==> flow/design.v <==
module AXI_Lite_Master_IF #(
	parameter integer ADDR_WIDTH = 32,			 
	parameter integer DATA_WIDTH = 32			 
)(
	input wire 					ACLK,			 
	input wire					ARESETn,         
	output reg[ADDR_WIDTH-1:0]	AW_ADDR,         
	output reg[7:0]				AW_LEN,			 
	output reg[2:0]				AW_SIZE,		 
	output reg[1:0]				AW_BURST,		 
	output reg  				AW_VALID,        
	input wire					AW_READY,        
	output reg[DATA_WIDTH-1:0]	W_DATA,          
	output reg					W_LAST,			 
	output reg  				W_VALID,         
	input wire					W_READY,         
	input wire[1:0] 			B_RESP,          
	input wire					B_VALID,         
	output reg  				B_READY,         
	output reg[ADDR_WIDTH-1:0]	AR_ADDR,         
	output reg[7:0]             AR_LEN,			 
	output reg[2:0]             AR_SIZE,		 
	output reg[1:0]             AR_BURST,		 
	output reg  				AR_VALID,        
	input wire					AR_READY,        
	input wire[DATA_WIDTH-1:0]	R_DATA,          
	input wire[1:0] 			R_RESP,          
	input wire					R_LAST,			 
	input wire			        R_VALID,         
	output reg  			    R_READY,         
    input wire					MC_WREQ,		 
 	output wire					MC_WACK,		 
 	output wire					MC_BACK,		 
    input wire[ADDR_WIDTH-1:0]	MC_WADDR,		 
    input wire[DATA_WIDTH-1:0]	MC_WDATA,		 
    output wire			 		MC_WERROR,		 
    input wire					MC_RREQ,		 
 	output reg					MC_RACK,		 
    input wire[ADDR_WIDTH-1:0]	MC_RADDR,		 
    output reg[DATA_WIDTH-1:0]	MC_RDATA,		 
    output wire	 				MC_RERROR		 
);
	localparam STWA_IDLE	= 3'b001;			 
	localparam STWA_ADDR	= 3'b010;			 
	localparam STWA_WAIT	= 3'b100;			 
	reg [2:0]               stwa_cur;
	reg [2:0]               stwa_next;
	localparam STW_IDLE		= 4'b0001;			 
	localparam STW_DATA		= 4'b0010;			 
	localparam STW_WAIT		= 4'b0100;			 
	localparam STW_RESP		= 4'b1000;			 
	reg [3:0]               stw_cur;
	reg [3:0]               stw_next;
	localparam STR_IDLE		= 4'b0001;			 
	localparam STR_ADDR		= 4'b0010;			 
	localparam STR_DATA		= 4'b0100;			 
	localparam STR_END		= 4'b1000;			 
	reg [3:0]               str_cur;
	reg [3:0]               str_next;
	reg 					w_addr_over;	 
	always @(posedge ACLK or negedge ARESETn)begin
		if(!ARESETn)begin
			stwa_cur <= STWA_IDLE;
		end
		else begin     
			stwa_cur <= stwa_next;
		end
	end
	always @(*)begin
		stwa_next = stwa_cur;					 
		case(stwa_cur)
			STWA_IDLE: begin						 
				if(MC_WREQ)
					stwa_next = STWA_ADDR;
			end
			STWA_ADDR: begin						 
				if(AW_READY) 
					stwa_next = STWA_WAIT;
			end
			STWA_WAIT: begin						 
				if(B_VALID & B_READY)
					stwa_next = STWA_IDLE;
			end
			default:stwa_next = STWA_IDLE;
		endcase
	end
	always @(posedge ACLK or negedge ARESETn)begin
		if(!ARESETn)begin
			AW_SIZE <= 3'b010;					 
			AW_BURST <= 2'b01;					 
			AW_LEN <= 8'b0;						 
			AW_ADDR <= 'h04;
			AW_VALID <= 1'b0;
		end
		else begin
			case(stwa_next)
				STWA_IDLE: begin
					AW_VALID <= 1'b0;
				end
				STWA_ADDR: begin
					AW_ADDR <= MC_WADDR;
					AW_VALID <= 1'b1;
				end
				STWA_WAIT: begin
					AW_VALID <= 1'b0;
				end
			endcase
		end
	end
	always @(posedge ACLK or negedge ARESETn)begin
		if(!ARESETn)begin
			w_addr_over <= 1'b0;				 
		end
		else begin
			case(stwa_next)
				STWA_IDLE: begin
					w_addr_over <= 1'b0;		 
				end
				STWA_ADDR: begin
					w_addr_over <= 1'b1;		 
				end
			endcase
		end
	end
	always @(posedge ACLK or negedge ARESETn)begin
		if(!ARESETn)begin
			stw_cur <= STW_IDLE;
		end
		else begin     
			stw_cur <= stw_next;
		end
	end
	always @(*)begin
		stw_next = stw_cur;					 
		case(stw_cur)
			STW_IDLE: begin						 
				if(MC_WREQ)
					stw_next = STW_DATA;
			end
			STW_DATA: begin						 
				if(W_READY)
					stw_next = STW_WAIT;
			end
			STW_WAIT: begin						 
				if(w_addr_over)
					stw_next = STW_RESP;
			end
			STW_RESP: begin						 
				if(B_VALID)
					stw_next = STW_IDLE;
			end
			default:stw_next = STW_IDLE;
		endcase
	end
	always @(posedge ACLK or negedge ARESETn)begin
		if(!ARESETn)begin
			W_DATA <= 'h0;
			W_LAST <= 1'b1;
			W_VALID <= 1'b0;
			B_READY <= 1'b0;
		end
		else begin
			case(stw_next)
				STW_IDLE: begin
					W_VALID <= 1'b0;
					B_READY <= 1'b0;
				end
				STW_DATA: begin
					W_DATA <= MC_WDATA; 
					W_VALID <= 1'b1;
					B_READY <= 1'b0;
				end
				STW_WAIT: begin
					W_VALID <= 1'b0;
					B_READY <= 1'b0;
				end
				STW_RESP: begin
					W_VALID <= 1'b0;
					B_READY <= 1'b1;
				end
			endcase
		end
	end
	assign MC_WACK = W_VALID & W_READY;
	assign MC_BACK = B_VALID & B_READY;
	assign MC_WERROR = B_RESP[1];			 
	always @(posedge ACLK or negedge ARESETn)begin
		if(!ARESETn)begin
			str_cur <= STR_IDLE;
		end
		else begin     
			str_cur <= str_next;
		end
	end
	always @(*)begin
		str_next = str_cur;
		case(str_cur)
			STR_IDLE: begin						 
				if(MC_RREQ)
					str_next = STR_ADDR;
			end
			STR_ADDR: begin						 
				if(AR_READY)
					str_next = STR_DATA;
			end
			STR_DATA: begin						 
				if(R_VALID)
					str_next = STR_END;
			end
			STR_END: begin						 
				str_next = STR_IDLE;
			end
			default:str_next = STR_IDLE;
		endcase
	end
	always @(posedge ACLK or negedge ARESETn)begin
		if(!ARESETn)begin
			AR_SIZE <= 3'b010;					 
			AR_BURST <= 2'b01;					 
			AR_LEN <= 8'b0;						 
			AR_ADDR <= 'h04;
			AR_VALID <= 1'b0;
			R_READY <= 1'b0;
		end
		else begin
			case(str_next)
				STR_IDLE: begin
					AR_VALID <= 1'b0;
					R_READY <= 1'b0;
				end
				STR_ADDR: begin
					AR_ADDR <= MC_RADDR;
					AR_VALID <= 1'b1;
					R_READY <= 1'b0;
				end
				STR_DATA: begin
					AR_VALID <= 1'b0;
					R_READY <= 1'b1;
				end
				STR_END: begin
					AR_VALID <= 1'b0;
					R_READY <= 1'b0;
				end
			endcase
		end
	end
	always @(posedge ACLK or negedge ARESETn)begin
		if(!ARESETn)begin
			MC_RDATA <= 'h0;
			MC_RACK <= 1'd0;
		end
		else begin
			case(str_next)
				STR_IDLE: begin
					MC_RACK <= 1'b0;
				end
				STR_END: begin
					MC_RDATA <= R_DATA;			 
					MC_RACK <= R_VALID & R_READY; 
				end
			endcase
		end
	end
	assign MC_RERROR = R_RESP[1];				 
endmodule
# == Step by step through the tools: AXI_Lite_Master_IF ==
# The steps from the RTL of AXI_Lite_Master_IF to its reports follow in flow order.
# Line numbers count from 1 in the design file above.
# Not given: -
# inputs
top,AXI_Lite_Master_IF
clock,ACLK
library,sky130hd
lib_corner,tt_025C_1v80

# == Word-level counts ==
# Counts by Yosys on the flattened word-level netlist (proc, flatten, opt, wreduce; memories kept). Register bits leave out memories and registers merged into their read ports (data or address). Print and check cells are left out. Cells with the same type and inputs are merged into one.
# word_totals
register_bits,146
latchBits,0
ram_bits,0
romBits,0
clocked_rd_ports_x_width,0
mem_count,0
input_bits,142
out_inout_bits,165
elab_cells,70
# op_classes
n_addsub,0
multipliers,0
div,0
cmp,0
n_eq,21
shift,0
n_mux,20
bitwise,3
n_reduce_logical,12
# op_table
op,count
4-bit 2-to-1 mux,7
4-bit by 1-bit == test with 1-bit output with constant B,4
4-bit by 2-bit == test with 1-bit output with constant B,4
4-bit by 3-bit == test with 1-bit output with constant B,4
4-bit parallel mux with 4-bit select,1
2-bit nonzero test,7
1-bit parallel mux with 2-bit select,7
3-bit OR reduction,4
4-bit == test with constant B,3
4-bit parallel mux with 3-bit select,1
3-bit parallel mux with 3-bit select,1
3-bit 2-to-1 mux,3
3-bit by 1-bit == test with 1-bit output with constant B,2
3-bit by 2-bit == test with 1-bit output with constant B,2
3-bit == test with constant B,2
1-bit AND,3
2-bit OR reduction,1

# == Longest topological paths ==
# Yosys ltp: most cells in a row. Word level: on the elaborated netlist, between registers, memories and ports. Mapped: between sequential cells and ports; inverters and the memories' decode and read muxes count.
# depth
word_depth,6
abc_area,0
mapped_depth,7
mapped_depth_nobuf,5

# == Netlist ==
# Yosys stat after the flow's synthesis: flattened, memories mapped to cells. It holds for the ABC_AREA given above (unset counts as 0); a run with the other value may have another netlist.
# types
cell,count,area_total_um2
sky130_fd_sc_hd__dfrtp_1,141,3.53E+03
sky130_fd_sc_hd__mux2_2,85,957.168
sky130_fd_sc_hd__mux2_4,41,615.59
sky130_fd_sc_hd__buf_4,32,240.23
sky130_fd_sc_hd__dfstp_2,5,131.376
sky130_fd_sc_hd__buf_6,10,112.608
sky130_fd_sc_hd__nand2_1,12,45.043
sky130_fd_sc_hd__inv_1,11,41.29
sky130_fd_sc_hd__o21ai_0,8,40.038
sky130_fd_sc_hd__nand2b_1,6,37.536
sky130_fd_sc_hd__a2111oi_4,1,27.526
sky130_fd_sc_hd__mux2_1,2,22.522
sky130_fd_sc_hd__nor4_4,1,21.27
sky130_fd_sc_hd__nor2_1,5,18.768
sky130_fd_sc_hd__o41ai_1,2,17.517
sky130_fd_sc_hd__a21oi_1,3,15.014
sky130_fd_sc_hd__o211ai_1,2,15.014
sky130_fd_sc_hd__and4bb_1,1,12.512
# Not listed: further types 20, cells in them 23.
# mapped
stdcells,391
area_um2,6057.1
sequential_area_um2,3659.8
ff_cells,146
n_buf,44

# == Worst setup path after synthesis ==
# OpenSTA on the mapped netlist: ideal clock, no wires. The path of least setup slack (recovery checks aside). Input and output delay are each 20% of the period. Register names are those of the netlist, which keeps one name where synthesis merged equal registers.
# synth_timing
path_kind,input to register
from,input MC_WREQ
to,register AW_ADDR[10]
tclk_ns,3.37
input_delay_ns,0.674
setup_time_ns,0.125
t_first_pin_ns,0.674
arrival_ns,1.730
t_required_ns,3.245
setup_slack_ns,1.515
path_delay_ns,1.181
stages,4
path_buffers,1
period_less_setup_slack_ns,1.855
# "path_delay_ns" is the arrival time less input delay plus setup time.
# "stages" counts driving pins, that of a launching flip-flop among them; a cell with two outputs on the path counts twice.
# "period_less_setup_slack_ns" is the clock period less the worst setup slack; recovery checks do not enter. This is arithmetic on one report: input and output delays are still those of the set period (20% each).
# The rows between start and end are the longest chain of elaborated cells between them; the timing report does not say that the signal goes this way. Where chains are equally long, one stands for them.
# Each line given opens the expression or statement behind the cell; cells for indexed reads and writes are added by Yosys, which also makes memories of some case tables.
# synth_between
path_cell_list,sky130_fd_sc_hd__nor2b_1 sky130_fd_sc_hd__a2111oi_4 sky130_fd_sc_hd__buf_6 sky130_fd_sc_hd__mux2_4
elab_chain_cells,3
cone_cells,3
cone_classes,eq/ne (1); mux (2)
# synth_rtl
item,line_no,rtl
"start, declared",31,"input wire MC_WREQ,"
3-bit 2-to-1 mux,73,if(MC_WREQ)
3-bit parallel mux with 3-bit select,71,case(stwa_cur)
3-bit by 2-bit == test with 1-bit output,96,case(stwa_next)
"end, assigned",92,AW_ADDR <= 'h04;
"end, assigned",101,AW_ADDR <= MC_WADDR;
"end, declared",7,"output reg[ADDR_WIDTH-1:0] AW_ADDR,"

# == Path in the finished layout ==
# Path of least setup slack in the final report of run 1 (OpenROAD, finished layout, wires in). Where an end is a register, its clock arrival counts in the times.
# layout_timing
path_kind,register to register
from,register stwa_cur
to,register AW_ADDR[11]
tclk_ns,1.33
setup_time_ns,0.11
t_first_pin_ns,0.42
arrival_ns,1.98
t_required_ns,1.63
setup_slack_ns,-0.35
stages,6
path_buffers,2
# Where an end lacks its bit number, it is one bit of the signal, or one of the new flip-flops if synthesis recoded a state register.
# layout_between
path_cell_list,sky130_fd_sc_hd__dfstp_2 sky130_fd_sc_hd__nor2_2 sky130_fd_sc_hd__a2111oi_4 sky130_fd_sc_hd__buf_4 sky130_fd_sc_hd__buf_16 sky130_fd_sc_hd__mux2_4
# layout_rtl
item,line_no,rtl
"start, declared",46,reg [2:0] stwa_cur;
"start, assigned",63,stwa_cur <= STWA_IDLE;
"start, assigned",66,stwa_cur <= stwa_next;
"end, assigned",92,AW_ADDR <= 'h04;
"end, assigned",101,AW_ADDR <= MC_WADDR;
"end, declared",7,"output reg[ADDR_WIDTH-1:0] AW_ADDR,"
# Chain of elaborated cells between the ends: none given.

# 2 stored runs of AXI_Lite_Master_IF in the flow (synthesis by Yosys, layout by OpenROAD, sky130hd cells), in arbitrary order. Constraints: input delay and output delay 20% of the set period each, output load 0.01 pF.
# By "achieved_clock_period_ns" is meant the clock period of the run minus its worst setup slack. This is arithmetic on one report: input and output delays are still those of the set period (20% each).
# "critical_path_time_ns" = time allowed to the worst setup path (clock period - input delay - output delay, where it has them) - its slack; a late launch clock adds to it, a late capture clock takes from it.
# "design_power_uw": no workload was simulated; the value follows from the tool's default switching activity.
# Among the settings, -- means not set for that run.
# Results: -- = not shown.
run,period_ns,CAP_MARGIN,CORE_MARGIN,CORE_UTILIZATION,SLEW_MARGIN,SETUP_SLACK_MARGIN,PLACE_DENSITY_LB_ADDON,CELL_PAD_IN_SITES_DETAIL_PLACEMENT,TNS_END_PERCENT,ABC_AREA,GPL_ROUTABILITY_DRIVEN,MAX_ROUTING_LAYER,die_um2,design_power_uw,ys_area_um2,stdcell_area_um2,final_setup_tns_ns,critical_path_time_ns,critical_path_kind,finish.utilization_pct,achieved_clock_period_ns,final_setup_ws_ns
run 1,1.33,20,2,40,20,--,--,--,--,--,--,--,16143.0,24119,6057.1,10116.0,-35.713,1.68,register to register,69.1,1.679,-0.349
run 2,3.08,10,2,51,20,0.11,0.21,2,60,0,1,met5,--,--,--,--,--,--,--,--,--,--
# Run 2: stopped before the end: placement reported a tool error
