==> flow/design.v <==
module AXI_Lite_Slave_IF #(
	parameter integer ADDR_WIDTH = 32,		 
	parameter integer DATA_WIDTH = 32		 
)(
	input 	wire 					ACLK,
	input 	wire 					ARESETn,
	input 	wire 					ASEL,
	input 	wire[ADDR_WIDTH-1:0]	AW_ADDR,
	input   wire[7:0]				AW_LEN,
	input   wire[2:0]				AW_SIZE,
	input   wire[1:0]				AW_BURST,
  	input 	wire 					AW_VALID,
	output 	wire 					AW_READY,
	input 	wire[DATA_WIDTH-1:0]  	W_DATA,
	input   wire					W_LAST,
	input 	wire 					W_VALID,
	output 	wire 					W_READY,
	output 	reg[1:0] 				B_RESP,
	output 	reg 					B_VALID,
	input 	wire 					B_READY,
	input 	wire[ADDR_WIDTH-1:0]	AR_ADDR,
	input   wire[7:0]               AR_LEN,
	input   wire[2:0]               AR_SIZE,
	input   wire[1:0]               AR_BURST,
	input 	wire 					AR_VALID,
	output 	wire 					AR_READY,
	output 	reg[DATA_WIDTH-1:0] 	R_DATA,
	output 	reg[1:0] 				R_RESP,
	output  reg						R_LAST,
	output 	reg 					R_VALID,
	input 	wire 					R_READY,
	output reg						RF_WREQ,		 
	input wire						RF_WACK,		 
	output reg[ADDR_WIDTH-1:0] 		RF_WADDR,		 
	output reg[DATA_WIDTH-1:0] 		RF_WDATA,		 
	input wire						RF_WERROR,		 
	output reg						RF_RREQ,		 
	input wire						RF_RACK,		 
	output reg[ADDR_WIDTH-1:0] 		RF_RADDR,		 
	input wire[DATA_WIDTH-1:0]		RF_RDATA,		 
	input wire						RF_RERROR		 
);
	localparam STWA_IDLE	= 3'b001;			 
	localparam STWA_ADDR	= 3'b010;			 
	localparam STWA_WAIT	= 3'b100;			 
	reg [2:0]               stwa_cur;
	reg [2:0]               stwa_next;
	localparam STW_IDLE		= 4'b0001;			 
	localparam STW_DATA		= 4'b0010;			 
	localparam STW_WAIT		= 4'b0100;			 
	localparam STW_RESP		= 4'b1000;			 
	reg [3:0]               stw_cur;
	reg [3:0]               stw_next;
	localparam STR_IDLE		= 4'b0001;			 
	localparam STR_ADDR		= 4'b0010;			 
	localparam STR_DATA		= 4'b0100;			 
	localparam STR_END		= 4'b1000;			 
	reg [3:0]               str_cur;
	reg [3:0]               str_next;
	reg 					w_addr_over;		 
	always @(posedge ACLK or negedge ARESETn)begin
		if(!ARESETn)begin
			stwa_cur <= STWA_IDLE;
		end
		else begin     
			stwa_cur <= stwa_next;
		end
	end
	always @(*)begin
		stwa_next = stwa_cur;					 
		case(stwa_cur)
			STWA_IDLE: begin						 
				if(ASEL & AW_VALID)
					stwa_next = STWA_ADDR;
			end
			STWA_ADDR: begin						 
				stwa_next = STWA_WAIT;
			end
			STWA_WAIT: begin						 
				if(B_READY & B_VALID)
					stwa_next = STWA_IDLE;
			end
			default:stwa_next = STWA_IDLE;
		endcase
	end
	assign AW_READY = (stwa_cur == STWA_ADDR) ? 1'b1 : 1'b0;	 
	always @(posedge ACLK or negedge ARESETn)begin
		if(!ARESETn)begin
			w_addr_over <= 1'b0;					 
		end
		else begin
			case(stwa_next)
				STWA_IDLE: begin
					w_addr_over <= 1'b0;			 
				end
				STWA_ADDR: begin
					w_addr_over <= 1'b1;			 
				end
			endcase
		end
	end
	always @(posedge ACLK or negedge ARESETn)begin
		if(!ARESETn)begin
			RF_WADDR <= 'h04;
		end
		else if(stwa_next == STWA_ADDR)begin
			RF_WADDR <= AW_ADDR;					 
		end
	end
	always @(posedge ACLK or negedge ARESETn)begin
		if(!ARESETn)begin
			stw_cur <= STW_IDLE;
		end
		else begin     
			stw_cur <= stw_next;
		end
	end
	always @(*)begin
		stw_next = stw_cur;					 
		case(stw_cur)
			STW_IDLE: begin							 
				if(ASEL & W_VALID)
					stw_next = STW_DATA;
			end
			STW_DATA: begin							 
				if(RF_WACK)
					stw_next = STW_WAIT;
			end
			STW_WAIT: begin							 
				if(w_addr_over)
					stw_next = STW_RESP;
			end
			STW_RESP: begin							 
				if(B_READY)
					stw_next = STW_IDLE;
			end
			default:stw_next = STW_IDLE;
		endcase
	end
	assign W_READY = RF_WREQ & RF_WACK;
	always @(posedge ACLK or negedge ARESETn)begin
		if(!ARESETn)begin
			B_RESP	<= 2'b00;
			B_VALID <= 1'b0;
		end
		else begin
			case(stw_next)
				STW_IDLE: begin
					B_RESP	<= 2'b00;
					B_VALID <= 1'b0;
				end
				STW_DATA: begin
					B_RESP	<= 2'b00;
					B_VALID <= 1'b0;
				end
				STW_WAIT: begin
					B_RESP	<= 2'b00;
					B_VALID <= 1'b0;
				end
				STW_RESP: begin
					B_RESP[1] <= RF_WERROR;
					B_VALID <= 1'b1;
				end
			endcase
		end
	end
	always @(posedge ACLK or negedge ARESETn)begin
		if(!ARESETn)begin
			RF_WREQ <= 1'b0;
			RF_WDATA <= 'h0;
		end
		else begin
			case(stw_next)
				STW_IDLE: begin
					RF_WREQ <= 1'b0;
				end
				STW_DATA: begin
					RF_WDATA <= W_DATA;				 
					RF_WREQ <= 1'b1;
				end
				STW_WAIT: begin
					RF_WREQ <= 1'b0;
				end
			endcase
		end
	end
	always @(posedge ACLK or negedge ARESETn)begin
		if(!ARESETn)begin
			str_cur <= STR_IDLE;
		end
		else begin     
			str_cur <= str_next;
		end
	end
	always @(*)begin
		str_next = str_cur;
		case(str_cur)
			STR_IDLE: begin							 
				if(ASEL & AR_VALID)
					str_next = STR_ADDR;
			end
			STR_ADDR: begin							 
				if(RF_RACK)
					str_next = STR_DATA;
			end
			STR_DATA: begin							 
				if(R_READY)
					str_next = STR_END;
			end
			STR_END: begin							 
				str_next = STR_IDLE;
			end
			default:str_next = STR_IDLE;
		endcase
	end
	assign AR_READY = (str_next == STR_ADDR) & AR_VALID;		 
	always @(posedge ACLK or negedge ARESETn)begin
		if(!ARESETn)begin
			R_VALID <= 1'b0;
			R_DATA <=  'h0;
			R_LAST <= 1'b1;			
			R_RESP <= 2'b00;
		end
		else begin
			case(str_next)
				STR_IDLE: begin
					R_VALID <= 1'b0;
					R_RESP <= 2'b00;
				end
				STR_DATA: begin						 
					R_VALID <= 1'b1;
				end
				STR_END: begin
					R_VALID <= 1'b0;
					R_DATA <= RF_RDATA;				 
					R_RESP[1] <= RF_RERROR;
				end
			endcase
		end
	end
	always @(posedge ACLK or negedge ARESETn)begin
		if(!ARESETn)begin
			RF_RREQ <= 1'b0;
			RF_RADDR <= 'h04;
		end
		else begin
			case(str_next)
				STR_IDLE: begin
					RF_RREQ <= 1'b0;
				end
				STR_ADDR: begin
					RF_RREQ <= 1'b1;
					RF_RADDR <= AR_ADDR;			 
				end
				STR_END: begin
					RF_RREQ <= 1'b0;
				end
			endcase
		end
	end
endmodule
* Reports on AXI_Lite_Slave_IF
What the tools print for AXI_Lite_Slave_IF, step after step.
Line numbers count from 1 in the design file above.
Operators: Yosys type, input widths -> output width; for muxes data width and select width s.
Library cell names are shortened.
A cell with -- has no value.
- Top module :: AXI_Lite_Slave_IF
- Clock :: ACLK
- Standard-cell library :: sky130hd
- Library corner :: tt_025C_1v80

* Word-level counts
Counts by Yosys on the flattened word-level netlist (proc, flatten, opt, wreduce; memories kept). Register bits leave out memories and registers merged into their read ports (data or address). Print and check cells are left out.
- Eq/ne operators :: 20
- Mux-type cells :: 20
- Bitwise operators :: 6
- Reduce/logical cells :: 9
** Operators with widths (number)
- $mux 4 :: 7
- $eq 4x1->1 const B :: 4
- $eq 4x2->1 const B :: 4
- $eq 4x3->1 const B :: 4
- $pmux 4 s4 :: 1
- $pmux 1 s2 :: 7
- $reduce_bool 2->1 :: 6
- $eq 4x4->1 const B :: 3
- $pmux 4 s3 :: 1
- $pmux 3 s3 :: 1
- $and 1x1->1 :: 6
- $eq 3x1->1 const B :: 2
- $eq 3x2->1 const B :: 2
- $mux 3 :: 2
- $reduce_or 2->1 :: 2
- $eq 3x3->1 const B :: 1
- $reduce_or 3->1 :: 1
- $mux 1 :: 1
- Register bits after elaboration :: 146
- Input port bits :: 167
- Output and inout port bits :: 140
- Elaborated cells :: 69

* Depth
Depth = most cells in a row (Yosys ltp): at word level without a register or memory, in the mapped netlist without a sequential cell, where the memories' decode and read muxes count.
- Depth in word-level cells :: 6
- ABC_AREA :: 0
- Mapped depth :: 6
- Gate-level depth less buffers :: 5

* Mapped cells and area
Source: synth_stat.txt of the flow (Yosys; design flattened, memories mapped). It holds for the ABC_AREA given above (unset counts as 0); a run with the other value may have another netlist.
- Mapped cells :: 362
- Mapped area :: 5652.9 µm²
- Sequential area :: 3659.8 µm²
- Flip-flops :: 146
- Buffers :: 18
** Cells by type
- dfrtp_1 :: number 141, area in all 3.53E+03 µm²
- mux2_2 :: number 70, area in all 788.256 µm²
- mux2_1 :: number 58, area in all 653.126 µm²
- dfstp_2 :: number 5, area in all 131.376 µm²
- buf_2 :: number 7, area in all 35.034 µm²
- buf_6 :: number 3, area in all 33.782 µm²
- nand2_1 :: number 9, area in all 33.782 µm²
- nand2b_1 :: number 5, area in all 31.28 µm²
- inv_1 :: number 8, area in all 30.029 µm²
- a2111oi_4 :: number 1, area in all 27.526 µm²
- o32ai_1 :: number 3, area in all 26.275 µm²
- nor4b_4 :: number 1, area in all 23.773 µm²
- a211oi_1 :: number 3, area in all 22.522 µm²
- buf_4 :: number 3, area in all 22.522 µm²
- and2_1 :: number 3, area in all 18.768 µm²
- clkbuf_1 :: number 5, area in all 18.768 µm²
- a22o_1 :: number 2, area in all 17.517 µm²
- a21o_1 :: number 2, area in all 15.014 µm²
Other cell types: 21; their cells: 33.

* Timing after synthesis
Path of least setup slack by OpenSTA after synthesis, without wires, with an ideal clock, recovery checks aside; 20% of the period is set as input and as output delay. Where synthesis merged equal registers, the netlist keeps one of their names.
- Kind :: input -> output
- Start point :: input RF_RACK
- End point :: output AR_READY
- Period :: 2.6 ns
- External input delay :: 0.520 ns
- Output delay :: 0.520 ns
- Time at the first pin :: 0.520 ns
- Arrival time :: 1.617 ns
- Data required time :: 2.080 ns
- Slack :: 0.463 ns
- Delay of the path :: 1.097 ns
- Stages on the path :: 4
- Buffers on the path :: 1
- Period reached after synthesis :: 2.137 ns
"delay of the path" = arrival - input delay + setup time.
A path that ends at an output port has no setup time.
"stages on the path" counts driving pins, that of a launching flip-flop among them; a cell with two outputs on the path counts twice.
"period reached after synthesis" is the clock period less the worst setup slack; recovery checks do not enter. This is arithmetic on one report: input and output delays are still those of the set period (20% each).
Between the ends stands the longest chain of elaborated cells between them, by number of cells; it is not shown to be the way that was timed. Of several equally long chains one is given.
Each line given opens the expression or statement behind the cell; cells for indexed reads and writes are added by Yosys, which also makes memories of some case tables.
- Cell sequence :: nand2b_1 a2111oi_4 buf_2 and2_1
- Length of the longest elaborated chain :: 4
- Elaborated cells between the ends (all ways) :: 4
- Classes of those cells :: 1 x eq/ne; 2 x mux; 1 x logic
** Ends and longest elaborated chain, after synthesis
- start, declared :: line 38 : input wire RF_RACK,
- $mux 4 :: line 203 : if(RF_RACK)
- $pmux 4 s3 :: line 197 : case(str_cur)
- $eq 4x2->1 :: line 216 : assign AR_READY = (str_next == STR_ADDR) & AR_VALID;
- $and 1x1->1 :: line 216
- end, declared :: line 26 : output wire AR_READY,

Wiki page: AXI_Lite_Slave_IF / flow data

Settings of 2 stored flow runs for module AXI_Lite_Slave_IF (sky130hd), not sorted in any way. The constraints put input and output delay at 20% of the set period each and load the outputs with 0.01 pF.

* Flow run 1
** Files
==> flow/run.sh <==
#!/bin/bash
# the make line also repeats the synthesis and layout settings of config.mk as NAME=value (left out here)
make -C /OpenROAD-flow-scripts/flow DESIGN_CONFIG=/design/flow/config.mk WORK_HOME=/design/flow/orfs CLKGATE_MAP_FILE= finish
==> flow/config.mk <==
export PLATFORM = sky130hd
export DESIGN_NAME = AXI_Lite_Slave_IF
export DESIGN_NICKNAME = AXI_Lite_Slave_IF
export VERILOG_FILES = /design/flow/design.v
export SDC_FILE = /design/flow/constraint.sdc
export NUM_CORES = 4
export LEC_CHECK = 0
export CAP_MARGIN = 20
export CELL_PAD_IN_SITES_DETAIL_PLACEMENT = 2
export CORE_ASPECT_RATIO = 0.85
export CORE_MARGIN = 2
export CORE_UTILIZATION = 37
export MAX_ROUTING_LAYER = met5
export PLACE_DENSITY_LB_ADDON = 0.19
export SETUP_SLACK_MARGIN = 0.76
export SLEW_MARGIN = 40
export TNS_END_PERCENT = 95
==> flow/constraint.sdc <==
create_clock -name core_clock -period 4.28 [get_ports {ACLK}]
set_input_delay 0.8560 -clock core_clock [delete_from_list [all_inputs] [get_ports {ACLK}]]
set_output_delay 0.8560 -clock core_clock [all_outputs]
set_load 0.01 [all_outputs]
** Results
No final report: routing broke off with DPL-0033.

* Flow run 2
** Files
==> flow/run.sh <==
#!/bin/bash
# the make line also repeats the synthesis and layout settings of config.mk as NAME=value (left out here)
make -C /OpenROAD-flow-scripts/flow DESIGN_CONFIG=/design/flow/config.mk WORK_HOME=/design/flow/orfs CLKGATE_MAP_FILE= finish
==> flow/config.mk <==
export PLATFORM = sky130hd
export DESIGN_NAME = AXI_Lite_Slave_IF
export DESIGN_NICKNAME = AXI_Lite_Slave_IF
export VERILOG_FILES = /design/flow/design.v
export SDC_FILE = /design/flow/constraint.sdc
export NUM_CORES = 4
export LEC_CHECK = 0
export ABC_AREA = 0
export CAP_MARGIN = 20
export CORE_ASPECT_RATIO = 1.24
export CORE_MARGIN = 2
export CORE_UTILIZATION = 58
export GPL_ROUTABILITY_DRIVEN = 1
export MAX_ROUTING_LAYER = met4
export PLACE_DENSITY = 0.76
export SETUP_SLACK_MARGIN = 0.86
export SLEW_MARGIN = 15
==> flow/constraint.sdc <==
create_clock -name core_clock -period 3.47 [get_ports {ACLK}]
set_input_delay 0.6940 -clock core_clock [delete_from_list [all_inputs] [get_ports {ACLK}]]
set_output_delay 0.6940 -clock core_clock [all_outputs]
set_load 0.01 [all_outputs]
** Results
No final report: clock tree synthesis broke off with DPL-0033.
